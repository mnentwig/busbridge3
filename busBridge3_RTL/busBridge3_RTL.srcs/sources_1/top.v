==> flow/design.v <==
`default_nettype none
module jtagByteIf(i_dataTx, o_dataRx, o_tx, o_rx, o_sync, o_toggle);
   input wire [7:0] i_dataTx;
   output reg [7:0] o_dataRx 		= 8'dx;
   output reg 	    o_tx 		= 1'b0;
   output reg 	    o_rx 		= 1'b0;
   output reg 	    o_sync	 	= 1'b0;
   output reg 	    o_toggle	 	= 1'b0;
   parameter USER = 1;  
   wire 	    JTAGBSCANE2_CLK;
   wire 	    JTAGBSCANE2_CAPT;
   wire 	    JTAGBSCANE2_SHIFT;
   wire 	    JTAGBSCANE2_TDI;  
   wire 	    JTAGBSCANE2_TDO;   
   BSCANE2 #(.JTAG_CHAIN(USER)) iBSCANE2
     (.DRCK(    JTAGBSCANE2_CLK),
      .CAPTURE( JTAGBSCANE2_CAPT),
      .SHIFT(   JTAGBSCANE2_SHIFT),
      .TDI(     JTAGBSCANE2_TDI),
      .TDO(	JTAGBSCANE2_TDO),
      .UPDATE(),
      .RESET(),
      .RUNTEST(),
      .SEL(),
      .TCK(),
      .TMS());
   reg [7:0] 	    shifterTx = 8'd0;
   reg [7:0] 	    shifterRx = 8'd0;
   reg [2:0] 	    bitCount = 3'd0;   
   wire [7:0] 	    nextShifterRx = {JTAGBSCANE2_TDI, shifterRx[7:1]};
   wire [7:0] 	    nextShifterTx = {1'b0, shifterTx[7:1]};
   always @(posedge JTAGBSCANE2_CLK) begin
      shifterRx 	<= nextShifterRx;
      shifterTx 	<= nextShifterTx;  
      if (JTAGBSCANE2_CAPT) begin
	 bitCount 	<= 3'd0;
	 shifterTx 	<= i_dataTx;
	 o_tx	 	<= 1'b1;
	 o_rx		<= 1'b0;
	 o_sync		<= 1'b1;
	 o_toggle	<= ~o_toggle;	 
      end else if (JTAGBSCANE2_SHIFT) begin
	 bitCount <= bitCount + 3'd1;	 
	 if (bitCount == 3'd7) begin
	    shifterTx 	<= i_dataTx;
	    o_dataRx 	<= nextShifterRx;
	    o_tx 	<= 1'b1;
	    o_rx	<= 1'b1;
	    o_sync 	<= 1'b0;
	    o_toggle	<= ~o_toggle;	 
	 end
      end
   end   
   assign JTAGBSCANE2_TDO = shifterTx[0];
endmodule
module busBridge3
  (i_CLK,
   i_dataRx,
   i_strobeRx,
   o_dataTx,
   i_strobeTx,
   i_strobeSync,
   o_busAddr,
   o_busData,
   i_busData,
   o_busWe,
   o_busRe,
   i_busAck  
   );
   input wire   i_CLK;      
   input wire [7:0] i_dataRx;
   input wire 	    i_strobeRx;  
   output wire [7:0] o_dataTx;
   input wire 	     i_strobeTx;  
   input wire 	     i_strobeSync;
   output reg [31:0] o_busAddr = 32'd0;
   output reg [31:0] o_busData;
   input wire [31:0] i_busData;
   output reg 	     o_busWe = 1'b0;   
   output reg 	     o_busRe = 1'b0;
   input wire 	     i_busAck;
   localparam STROBE_TX_DELAY = 32'd2;  
   reg 		     pendingRead = 1'b0;
   reg [15:0] 	     readMargin = 16'hFFFF;
   reg [15:0] 	     readMarginMin = 16'hFFFF;
   reg [31:0] 	     shiftIn = 32'd0;
   wire [31:0] 	     nextShiftIn = {i_dataRx, shiftIn[31:8]};
   reg [31:0] 	     shiftOut = 32'd0;
   wire [31:0] 	     nextShiftOut = {8'd0, shiftOut[31:8]};
   assign o_dataTx = shiftOut[7:0];
   localparam STATE_IDLE = 8'd0;
   localparam STATE_ADDRINC = 8'd1;
   localparam STATE_WORDWIDTH = 8'd2;
   localparam STATE_NWORDS = 8'd3;
   localparam STATE_ADDRWRITE = 8'd4;
   localparam STATE_WRITE = 8'd5;
   localparam STATE_ADDRREAD = 8'd6;
   localparam STATE_READ = 8'd7;
   localparam STATE_MARGIN = 8'd8;
   reg [1:0] 	     nRemMinusOne = 2'd0;
   reg [7:0] 	     state = STATE_IDLE;
   reg [31:0] 	     addr = 32'dx;
   reg [7:0] 	     config_addrInc = 8'd1;
   reg [1:0] 	     config_wordwidthMinusOne = 2'd3;
   reg [15:0] 	     config_nWordsMinusOne = 16'd0;
   reg [15:0] 	     countNWords = 16'd0;
   task doRead(input [31:0] newAddr, input[15:0] paramCountMinusOne);
      begin
	 o_busRe <= 1'b1;
	 o_busAddr <= newAddr;
	 pendingRead <= 1'b1;
	 addr <= newAddr + {24'd0, config_addrInc};
	 readMargin <= 16'd0;	 
	 if (paramCountMinusOne == 16'd0) begin
	    state <= STATE_IDLE;
	    nRemMinusOne <= 2'd0;		 
	    countNWords <= 16'dx;		 
	 end else begin
	    countNWords <= paramCountMinusOne - 16'd1;
	    state <= STATE_READ;
	    nRemMinusOne <= config_wordwidthMinusOne;		 
	 end
      end
   endtask   
   always @(posedge i_CLK) begin
      o_busWe <= 1'b0;
      o_busRe <= 1'b0;      
      o_busAddr <= 32'bx;      
      o_busData <= 32'bx;      
      readMargin <= (readMargin == 16'hFFFF) ? readMargin : readMargin + 16'd1;
      if (i_strobeTx) begin
	 shiftOut 	<= nextShiftOut;
	 if (pendingRead)
	   readMarginMin <= 16'd0;  
	 else
	   readMarginMin <= readMargin < readMarginMin ? readMargin : readMarginMin;  
      end
      if (i_busAck & pendingRead) begin
	 shiftOut <= i_busData;
	 pendingRead <= 1'b0;
	 readMargin <= 16'd0;
      end
      if (i_strobeRx) begin
	 shiftIn <= nextShiftIn;
	 nRemMinusOne <= nRemMinusOne - 2'd1;
	 if (nRemMinusOne == 2'd0) begin
	    case (state)
	      STATE_IDLE: begin
		 case (i_dataRx)
		   STATE_ADDRWRITE: begin
		      state <= i_dataRx; 
		      nRemMinusOne <= 2'd3;
		   end
		   STATE_WRITE: begin
		      state <= i_dataRx;
		      countNWords <= config_nWordsMinusOne;
		      nRemMinusOne <= config_wordwidthMinusOne;      
		   end
		   STATE_ADDRREAD: begin
		      state <= i_dataRx; 
		      nRemMinusOne <= 2'd3;
		   end
		   STATE_ADDRINC: begin
		      state <= i_dataRx; 
		      nRemMinusOne <= 2'd0;
		   end
		   STATE_WORDWIDTH: begin 
		      state <= i_dataRx; 
		      nRemMinusOne <= 2'd0;
		   end
		   STATE_NWORDS: begin 
		      state <= i_dataRx; 
		      nRemMinusOne <= 2'd1;
		   end
		   STATE_READ: begin
		      doRead(addr, config_nWordsMinusOne);
		   end
		   STATE_MARGIN: begin
		      state <= i_dataRx; 
		      nRemMinusOne <= 2'd0;
		      if (pendingRead) begin
			 shiftOut <= 16'd0;
			 pendingRead <= 1'b0;
		      end else begin
			 shiftOut <= (readMarginMin < STROBE_TX_DELAY) ? 32'd0 : readMarginMin - STROBE_TX_DELAY;
		      end
		      readMarginMin <= 16'hFFFF;
		   end
		   default: begin 
		      state <= STATE_IDLE;
		      nRemMinusOne <= 2'd0;
		      readMargin <= 16'dx;		      
		   end
		 endcase
	      end
	      STATE_ADDRWRITE: begin 
		 addr <= nextShiftIn;
		 state <= STATE_WRITE;
		 countNWords <= config_nWordsMinusOne;
		 nRemMinusOne <= config_wordwidthMinusOne;      
	      end
	      STATE_ADDRREAD: begin
		 doRead(nextShiftIn, config_nWordsMinusOne);
	      end
	      STATE_ADDRINC: begin 
		 config_addrInc <= nextShiftIn[31:24];
		 state <= STATE_IDLE;
		 nRemMinusOne <= 2'd0;
	      end
	      STATE_WORDWIDTH: begin
		 config_wordwidthMinusOne <= nextShiftIn[31:24];
		 state <= STATE_IDLE;
		 nRemMinusOne <= 2'd0;
	      end
	      STATE_NWORDS: begin
		 config_nWordsMinusOne <= nextShiftIn[31:16];
		 state <= STATE_IDLE;
		 nRemMinusOne <= 2'd0;
	      end
	      STATE_WRITE: begin
		 o_busWe <= 1'b1;
		 o_busAddr <= addr;		 
		 case (config_wordwidthMinusOne)
		   2'd0: o_busData <= {24'd0, nextShiftIn[31:24]};		   
		   2'd1: o_busData <= {16'd0, nextShiftIn[31:16]};
		   2'd2: o_busData <= {8'd0, nextShiftIn[31:8]};
		   2'd3: o_busData <= nextShiftIn;
		 endcase
		 addr <= addr + {24'd0, config_addrInc};
		 if (countNWords == 16'd0) begin
		    state <= STATE_IDLE;
		    nRemMinusOne <= 2'd0;		 
		    countNWords <= 16'dx;		 
		 end else begin
		    countNWords <= countNWords - 16'd1;
		    nRemMinusOne <= config_wordwidthMinusOne;		 
		 end
	      end
	      STATE_READ: begin
		 doRead(addr, countNWords);
	      end
	      STATE_MARGIN: begin
		 state <= STATE_IDLE;
		 nRemMinusOne <= 2'd0;		 	      
	      end
	      default: begin
		 state <= STATE_IDLE;
		 nRemMinusOne <= 2'd0;		 	      
	      end
	    endcase
	 end  
      end  
      if (i_strobeSync) begin
	 state <= STATE_IDLE;
	 nRemMinusOne <= 2'd0;
	 pendingRead <= 1'b0;	 
      end
   end   
endmodule
module toggleDet(i_clk, i_toggle, o_strobe);
   input wire i_clk;
   input wire i_toggle;
   output wire o_strobe;
   (* ASYNC_REG = "TRUE" *)reg 	      t1 = 1'b0;
   (* ASYNC_REG = "TRUE" *)reg 	      t2 = 1'b0;
   reg 	       t3 = 1'b0;
   always @(posedge i_clk) begin
      t1 <= i_toggle;
      t2 <= t1;
      t3 <= t2;
   end
   assign o_strobe = t2 ^ t3;
endmodule
module testmem(i_clk, i_addr, o_ack, i_we, i_data, i_re, o_data);
   parameter ADDRVAL = 32'h00000000;
   localparam ADDRMASK = ~32'h00003FFF;
   input wire i_clk;
   input wire [31:0] i_addr;   
   output reg 	     o_ack = 1'b0;
   input wire 	     i_we;
   input wire [31:0] i_data;   
   input wire 	     i_re;
   output reg [31:0] o_data = 32'd0;
   reg [31:0] 	     memmodel[16383:0];
   reg [31:0] 	     data3 = 32'dx;
   reg [31:0] 	     data2 = 32'dx;
   reg [31:0] 	     data1 = 32'dx;
   reg 		     ack3 = 1'b0;
   reg 		     ack2 = 1'b0;
   reg 		     ack1 = 1'b0;
   reg 		     we2 = 1'b0;
   reg 		     re2 = 1'b0;
   reg [31:0] 	     addr2 = 32'dx;
   reg [31:0] 	     inData2 = 32'dx;
   wire 	     ce2 = (addr2 & ADDRMASK) == ADDRVAL;
   always @(posedge i_clk) begin
      we2 <= i_we;
      re2 <= i_re;
      addr2 <= i_addr;
      inData2 <= i_data;
      if (we2 & ce2)
	memmodel[addr2] <= inData2;
      if (re2 & ce2)
	data2 <= memmodel[addr2];
      else
	data2 <= 32'dx;
      ack2 <= re2 & ce2;
      data1 <= data2;      
      ack1 <= ack2;      
      o_data  <= data1;
      o_ack  <= ack1;
   end         
endmodule
module USER2demo(input wire clk);
   reg [7:0] 	    dataTx = 8'd0;
   wire [7:0] 	    dataRx;
   wire 	    rxStrobeJtagClk;
   wire 	    txStrobeJtagClk;
   wire 	    syncStrobeJtagClk;
   wire 	    evtToggleJtagClk;
   jtagByteIf #(.USER(2)) ifUserDemo (.i_dataTx(dataTx), .o_dataRx(dataRx), .o_tx(txStrobeJtagClk), .o_rx(rxStrobeJtagClk), .o_sync(syncStrobeJtagClk), .o_toggle(evtToggleJtagClk));
   wire 	    evt;
   toggleDet iTd1(.i_clk(clk), .i_toggle(evtToggleJtagClk), .o_strobe(evt));  
   wire 	    rxStrobe 		= evt & rxStrobeJtagClk;
   wire 	    txStrobe 		= evt & txStrobeJtagClk;
   wire 	    syncStrobe		= evt & syncStrobeJtagClk;
   reg [7:0] 	    app1 = 8'hxx;
   reg [7:0] 	    app2 = 8'hxx;
   reg [7:0] 	    app3 = 8'hxx;
   always @(posedge clk) begin
      app3 <= ~app2;  
      app2 <= app1;
      if (rxStrobe)  
	app1 <= dataRx;
      if (txStrobe)  
	dataTx <= app3;      
      if (syncStrobe) begin  
	 dataTx <= 8'hA5; 
	 app1 <= 8'hA5;	  
      end
   end
endmodule
module top();   
   wire 	    LED;  
   wire 	    clk;  
   STARTUPE2 iStartupE2(.USRCCLKO(1'b0), .USRCCLKTS(1'b0), .USRDONEO(LED), .USRDONETS(1'b0), .CFGMCLK(clk));
   USER2demo iUser2demo(.clk(clk));
   wire [7:0] 	    dataTx;
   wire [7:0] 	    dataRx;
   wire 	    rxStrobeJtagClk;
   wire 	    txStrobeJtagClk;
   wire 	    syncStrobeJtagClk;
   wire 	    evtToggleJtagClk;
   jtagByteIf if1(.i_dataTx(dataTx), .o_dataRx(dataRx), .o_tx(txStrobeJtagClk), .o_rx(rxStrobeJtagClk), .o_sync(syncStrobeJtagClk), .o_toggle(evtToggleJtagClk));
   wire 	    evt;
   toggleDet iTd1(.i_clk(clk), .i_toggle(evtToggleJtagClk), .o_strobe(evt));  
   wire 	    rxStrobe 		= evt & rxStrobeJtagClk;
   wire 	    txStrobe 		= evt & txStrobeJtagClk;
   wire 	    syncStrobe	= evt & syncStrobeJtagClk;
   wire [31:0] 	    busAddr;
   wire [31:0] 	    busData;
   wire 	    busWe;
   wire 	    busRe;
   reg [31:0] 	    busData_S2M;  
   wire 	    busAck_S2M;  
   busBridge3 if2
     (.i_CLK(clk),
      .i_dataRx(dataRx),
      .i_strobeRx(rxStrobe),
      .o_dataTx(dataTx),
      .i_strobeTx(txStrobe),
      .i_strobeSync(syncStrobe),
      .o_busAddr(busAddr),
      .o_busData(busData),
      .o_busWe(busWe),
      .o_busRe(busRe),
      .i_busData(busData_S2M),
      .i_busAck(busAck_S2M));
   wire [31:0] 	    MEM_outData;
   wire 	    MEM_ack;   
   testmem #(.ADDRVAL(32'hF0000000))iMem
     (.i_clk(clk), 
      .i_addr(busAddr), 
      .i_we(busWe), 
      .i_data(busData), 
      .i_re(busRe), 
      .o_data(MEM_outData), 
      .o_ack(MEM_ack));
   reg [31:0] 	    R0 = 32'd0;
   reg 		    R0_ack = 1'b0;
   always @(posedge clk) begin
      R0_ack <= 1'b0;      
      if (busAddr == 32'h12345678) begin
	 if (busWe) R0 <= busData;
	 if (busRe) R0_ack <= 1'b1;
      end
   end
   assign LED = R0[0];   
   reg [31:0] 	       R1 = 32'd0;
   reg 		       R1_ack = 1'b0;
   always @(posedge clk) begin
      R1_ack <= 1'b0;      
      if (busAddr == 32'h87654321) begin
	 if (busWe) R1 <= busData;
	 if (busRe) R1_ack <= 1'b1;
      end
   end
   reg [31:0] 	       R2a = 32'd0;
   reg [31:0] 	       R2b = 32'd0;
   reg 		       R2_ack = 1'b0;
   always @(posedge clk) begin
      R2b 	<= R2b == 0 ? R2b : R2b-32'd1;
      R2_ack 	<= R2b == 32'd1 ? 1'b1 : 1'b0;
      if (busAddr == 32'h98765432) begin
	 if (busWe) R2a <= busData;
	 if (busRe) R2b <= R2a;
      end
   end
   wire [31:0] 	ackSel = {28'd0, R2_ack, R1_ack, R0_ack, MEM_ack};   
   always @(*)
   case (ackSel)
     32'h008 : busData_S2M = R2a;
     32'h004 : busData_S2M = R1;     
     32'h002 : busData_S2M = R0;     
     32'h001 : busData_S2M = MEM_outData;
     default: busData_S2M = 32'dx;
   endcase
   assign busAck_S2M = |ackSel;   
endmodule
Step by step through the tools: busBridge3
What the tools print for busBridge3, step after step.
Lines are those of the file above, counted from 1.
{"block": "design", "top": "busBridge3", "clock": "i_CLK", "library": "sky130hd", "corner": "tt_025C_1v80"}

Word level
Counts by Yosys on the flattened word-level netlist (proc, flatten, opt, wreduce; memories kept). Register bits leave out memories and registers merged into their read ports (data or address). Print and check cells are left out. Cells with the same type and inputs are merged into one.
{"block": "bits", "ff_bits": 247, "in_bits": 45}
{"block": "op_classes", "n_addsub": 7, "compare": 2, "n_eq": 22, "mux": 54, "bitwise": 1, "reduce_logical": 18}
{"block": "op_table", "operator": "2-to-1 mux 32 bit", "n": 15}
{"block": "op_table", "operator": "case mux 32 bit (select 4 bit)", "n": 2}
{"block": "op_table", "operator": "2-to-1 mux 16 bit", "n": 13}
{"block": "op_table", "operator": "case mux 32 bit (select 3 bit)", "n": 1}
{"block": "op_table", "operator": "case mux 16 bit (select 2 bit)", "n": 3}
{"block": "op_table", "operator": "adder 32 x 8 -> 32 bit", "n": 2}
{"block": "op_table", "operator": "== test 8 x 3 -> 1 bit (second input constant)", "n": 8}
{"block": "op_table", "operator": "case mux 16 bit (select 4 bit)", "n": 1}
{"block": "op_table", "operator": "case mux 8 bit (select 5 bit)", "n": 1}
{"block": "op_table", "operator": "subtractor 16 x 1 -> 16 bit (second input constant)", "n": 2}
{"block": "op_table", "operator": "zero test 16 bit", "n": 2}
{"block": "op_table", "operator": "== test 8 x 2 -> 1 bit (second input constant)", "n": 4}
{"block": "op_table", "operator": "subtractor 16 x 2 -> 17 bit (second input constant)", "n": 1}
{"block": "op_table", "operator": "adder 16 x 1 -> 16 bit (second input constant)", "n": 1}
{"block": "op_table", "operator": "less-than comparator 16 bit", "n": 1}
{"block": "op_table", "operator": "== test 16 bit (second input constant)", "n": 1}
{"block": "op_table", "operator": "less-than comparator 16 x 2 -> 1 bit (second input constant)", "n": 1}
{"block": "op_table", "operator": "== test 8 x 1 -> 1 bit (second input constant)", "n": 2}
{"block": "op_table", "operator": "case mux 8 bit (select 2 bit)", "n": 1}
{"block": "op_table", "operator": "case mux 2 bit (select 4 bit)", "n": 2}
{"block": "op_table", "operator": "AND reduction 3 bit", "n": 4}
{"block": "op_table", "operator": "AND reduction 4 bit", "n": 2}
{"block": "op_table", "operator": "== test 8 x 4 -> 1 bit (second input constant)", "n": 1}
{"block": "op_table", "operator": "zero test 8 bit", "n": 1}
{"block": "op_table", "operator": "2-to-1 mux 8 bit", "n": 1}
{"block": "op_table", "operator": "OR reduction 7 bit", "n": 1}
{"block": "op_table", "operator": "OR reduction 2 bit", "n": 3}
{"block": "op_table", "operator": "2-to-1 mux 3 bit", "n": 2}
Other operator kinds: 13; their cells: 25.

Longest topological paths
Longest topological path by Yosys (ltp), each cell counted once; first at word level (registers and memories cut), then after technology mapping (sequential cells cut; the memories' decode and read muxes count).
{"block": "logic_depth", "word_depth": 8, "ABC_AREA": 1, "depth_mapped": 23, "ltp_nobuf": 20}

Synthesis result
Yosys stat after the flow's synthesis: flattened, memories mapped to cells. It holds for the ABC_AREA given above (unset counts as 0); a run with the other value may have another netlist.
{"block": "synth_totals", "stdcells": 1614, "yosys_area_um2": 12524.5, "ff_cells": 239}
{"block": "by_type", "cell_type": "sky130_fd_sc_hd__edfxtp_1", "n": 98}
{"block": "by_type", "cell_type": "sky130_fd_sc_hd__dfxtp_1", "n": 141}
{"block": "by_type", "cell_type": "sky130_fd_sc_hd__nand2_1", "n": 423}
{"block": "by_type", "cell_type": "sky130_fd_sc_hd__nand3_1", "n": 161}
{"block": "by_type", "cell_type": "sky130_fd_sc_hd__inv_1", "n": 172}
{"block": "by_type", "cell_type": "sky130_fd_sc_hd__o21ai_0", "n": 108}
{"block": "by_type", "cell_type": "sky130_fd_sc_hd__nor2_1", "n": 122}
{"block": "by_type", "cell_type": "sky130_fd_sc_hd__xor2_1", "n": 43}
{"block": "by_type", "cell_type": "sky130_fd_sc_hd__ha_1", "n": 28}
{"block": "by_type", "cell_type": "sky130_fd_sc_hd__a21oi_1", "n": 59}
{"block": "by_type", "cell_type": "sky130_fd_sc_hd__o2111ai_1", "n": 17}
{"block": "by_type", "cell_type": "sky130_fd_sc_hd__o22ai_1", "n": 23}
{"block": "by_type", "cell_type": "sky130_fd_sc_hd__clkbuf_1", "n": 37}
{"block": "by_type", "cell_type": "sky130_fd_sc_hd__nor3_1", "n": 26}
{"block": "by_type", "cell_type": "sky130_fd_sc_hd__o211ai_1", "n": 15}
{"block": "by_type", "cell_type": "sky130_fd_sc_hd__nand4_1", "n": 17}
{"block": "by_type", "cell_type": "sky130_fd_sc_hd__buf_4", "n": 12}
{"block": "by_type", "cell_type": "sky130_fd_sc_hd__buf_2", "n": 13}
Other cell types: 29; their cells: 99.

Worst setup path after synthesis
OpenSTA on the mapped netlist: ideal clock, no wires. The path of least setup slack (recovery checks aside). Input and output delay are each 20% of the period. Register names are those of the netlist, which keeps one name where synthesis merged equal registers.
{"block": "synth_timing", "kind": "input to register", "start": "in i_strobeRx", "end": "reg addr[0]", "period_ns": 3.94, "in_delay_ns": 0.788, "setup_time_ns": 0.432, "t_first_pin_ns": 0.788, "arrival_time_ns": 3.092, "t_required_ns": 3.508, "setup_slack_ns": 0.416, "path_delay_ns": 2.736, "driving_pins": 5, "n_path_buf": 0, "synth_period_reached_ns": 3.524}
"path_delay_ns" = arrival - input delay + setup time.
"driving_pins" counts driving pins, that of a launching flip-flop among them; a cell with two outputs on the path counts twice.
"synth_period_reached_ns" is the clock period less the worst setup slack; recovery checks do not enter. This is arithmetic on one report: input and output delays are still those of the set period (20% each).
The rows between start and end are the longest chain of elaborated cells between them; the timing report does not say that the signal goes this way. Where chains are equally long, one stands for them.
Each line given opens the expression or statement behind the cell; cells for indexed reads and writes are added by Yosys, which also makes memories of some case tables.
{"block": "synth_via", "path_cell_list": "sky130_fd_sc_hd__inv_1 -> sky130_fd_sc_hd__or2_2 -> sky130_fd_sc_hd__nor2_1 -> sky130_fd_sc_hd__nand2_1 -> sky130_fd_sc_hd__a21oi_1", "elab_chain_cells": 1}
{"block": "synth_lines", "element": "start: declaration", "line_no": 72, "source": "input wire i_strobeRx;"}
{"block": "synth_lines", "element": "AND reduction 4 bit"}
{"block": "synth_lines", "element": "end: assignment", "line_no": 197, "source": "addr <= nextShiftIn;"}
{"block": "synth_lines", "element": "end: assignment", "line_no": 229, "source": "addr <= addr + {24'd0, config_addrInc};"}
{"block": "synth_lines", "element": "end: declaration", "line_no": 102, "source": "reg [31:0] addr = 32'dx;"}

Worst path after layout
Path of least setup slack in the final report of job 1 (OpenROAD, finished layout, wires in). Where an end is a register, its clock arrival counts in the times.
{"block": "layout_timing", "kind": "register to register", "start": "reg state[6]", "end": "reg addr[23]", "period_ns": 6.47, "setup_time_ns": 0.31, "t_first_pin_ns": 0.59, "arrival_time_ns": 4.43, "t_required_ns": 6.74, "setup_slack_ns": 2.31, "driving_pins": 12, "n_path_buf": 2}
The rows between start and end are the longest chain of elaborated cells between them; the timing report does not say that the signal goes this way. Where chains are equally long, one stands for them.
A register here has more assigning lines than the two given.
Only ways into the end's enable, where the timed path ends, are counted here.
{"block": "layout_via", "path_cell_list": "sky130_fd_sc_hd__dfxtp_1 -> sky130_fd_sc_hd__inv_1 -> sky130_fd_sc_hd__nand2_1 -> sky130_fd_sc_hd__nor2_4 -> sky130_fd_sc_hd__buf_4 -> sky130_fd_sc_hd__nand2_1 -> sky130_fd_sc_hd__nor2_1 -> sky130_fd_sc_hd__inv_1 -> sky130_fd_sc_hd__nand2_1 -> sky130_fd_sc_hd__nand2_1 -> sky130_fd_sc_hd__a21oi_4 -> sky130_fd_sc_hd__buf_4", "elab_chain_cells": 4}
{"block": "layout_lines", "element": "start: declaration", "line_no": 101, "source": "reg [7:0] state = STATE_IDLE;"}
{"block": "layout_lines", "element": "start: assignment", "line_no": 151, "source": "state <= i_dataRx;"}
{"block": "layout_lines", "element": "start: assignment", "line_no": 155, "source": "state <= i_dataRx;"}
{"block": "layout_lines", "element": "== test 8 x 3 -> 1 bit", "line_no": 147, "source": "case (state)"}
{"block": "layout_lines", "element": "OR reduction 2 bit"}
{"block": "layout_lines", "element": "nonzero test 4 bit"}
{"block": "layout_lines", "element": "AND reduction 4 bit"}
{"block": "layout_lines", "element": "end: assignment", "line_no": 197, "source": "addr <= nextShiftIn;"}
{"block": "layout_lines", "element": "end: assignment", "line_no": 229, "source": "addr <= addr + {24'd0, config_addrInc};"}
{"block": "layout_lines", "element": "end: declaration", "line_no": 102, "source": "reg [31:0] addr = 32'dx;"}

Memo
Re: implementation data of busBridge3

Top module busBridge3; platform sky130hd; tools Yosys and OpenROAD; 2 stored runs in no particular order. Input and output delays are each 20% of the period that was set; the output load is 0.01 pF.
"period_reached_ns" is the run's clock period less its worst setup slack. It is reckoned from that one timing run; input and output delays stay at 20% of the period that was set.
"worstPathTime_ns" = time allowed to the worst setup path (clock period - input delay - output delay, where it has them) - its slack; a late launch clock adds to it, a late capture clock takes from it.
"power.total_mw": no workload was simulated; the value follows from the tool's default switching activity.

{"run": "job 1", "settings": { "period_ns": 6.47, "CORE_UTILIZATION": 19, "PLACE_DENSITY_LB_ADDON": 0.25, "CELL_PAD_IN_SITES_GLOBAL_PLACEMENT": 0, "CELL_PAD_IN_SITES_DETAIL_PLACEMENT": 1, "TNS_END_PERCENT": 10, "ABC_AREA": 1, "CAP_MARGIN": 25, "CORE_MARGIN": 2, "SLEW_MARGIN": 20 }, "results": { "yosys.chip_area_um2": 12524.5, "final_die_area_um2": 67988.0, "finish.utilization_pct": 23.8, "setup_ws_ns": 2.312, "setup_tns_ns": 0.000, "hold_worst_slack_ns": 0.450, "power.total_mw": 4.119, "period_reached_ns": 4.158, "worstPathTime_ns": 4.16, "critical_path_type": "register to register" }}
{"run": "job 2", "settings": { "period_ns": 6.04, "CORE_UTILIZATION": 21, "PLACE_DENSITY_LB_ADDON": 0.25, "CORE_ASPECT_RATIO": 0.73, "CORE_MARGIN": 8, "TNS_END_PERCENT": 20, "GPL_TIMING_DRIVEN": 0, "CTS_CLUSTER_DIAMETER": 354, "CAP_MARGIN": 20, "SLEW_MARGIN": 20 }, "results": { "yosys.chip_area_um2": 12231.7, "final_die_area_um2": 66321.5, "finish.utilization_pct": 26.8, "setup_ws_ns": 0.373, "setup_tns_ns": 0.000, "hold_worst_slack_ns": 0.471, "power.total_mw": 4.481, "period_reached_ns": 5.667, "worstPathTime_ns": 5.67, "critical_path_type": "register to register" }}
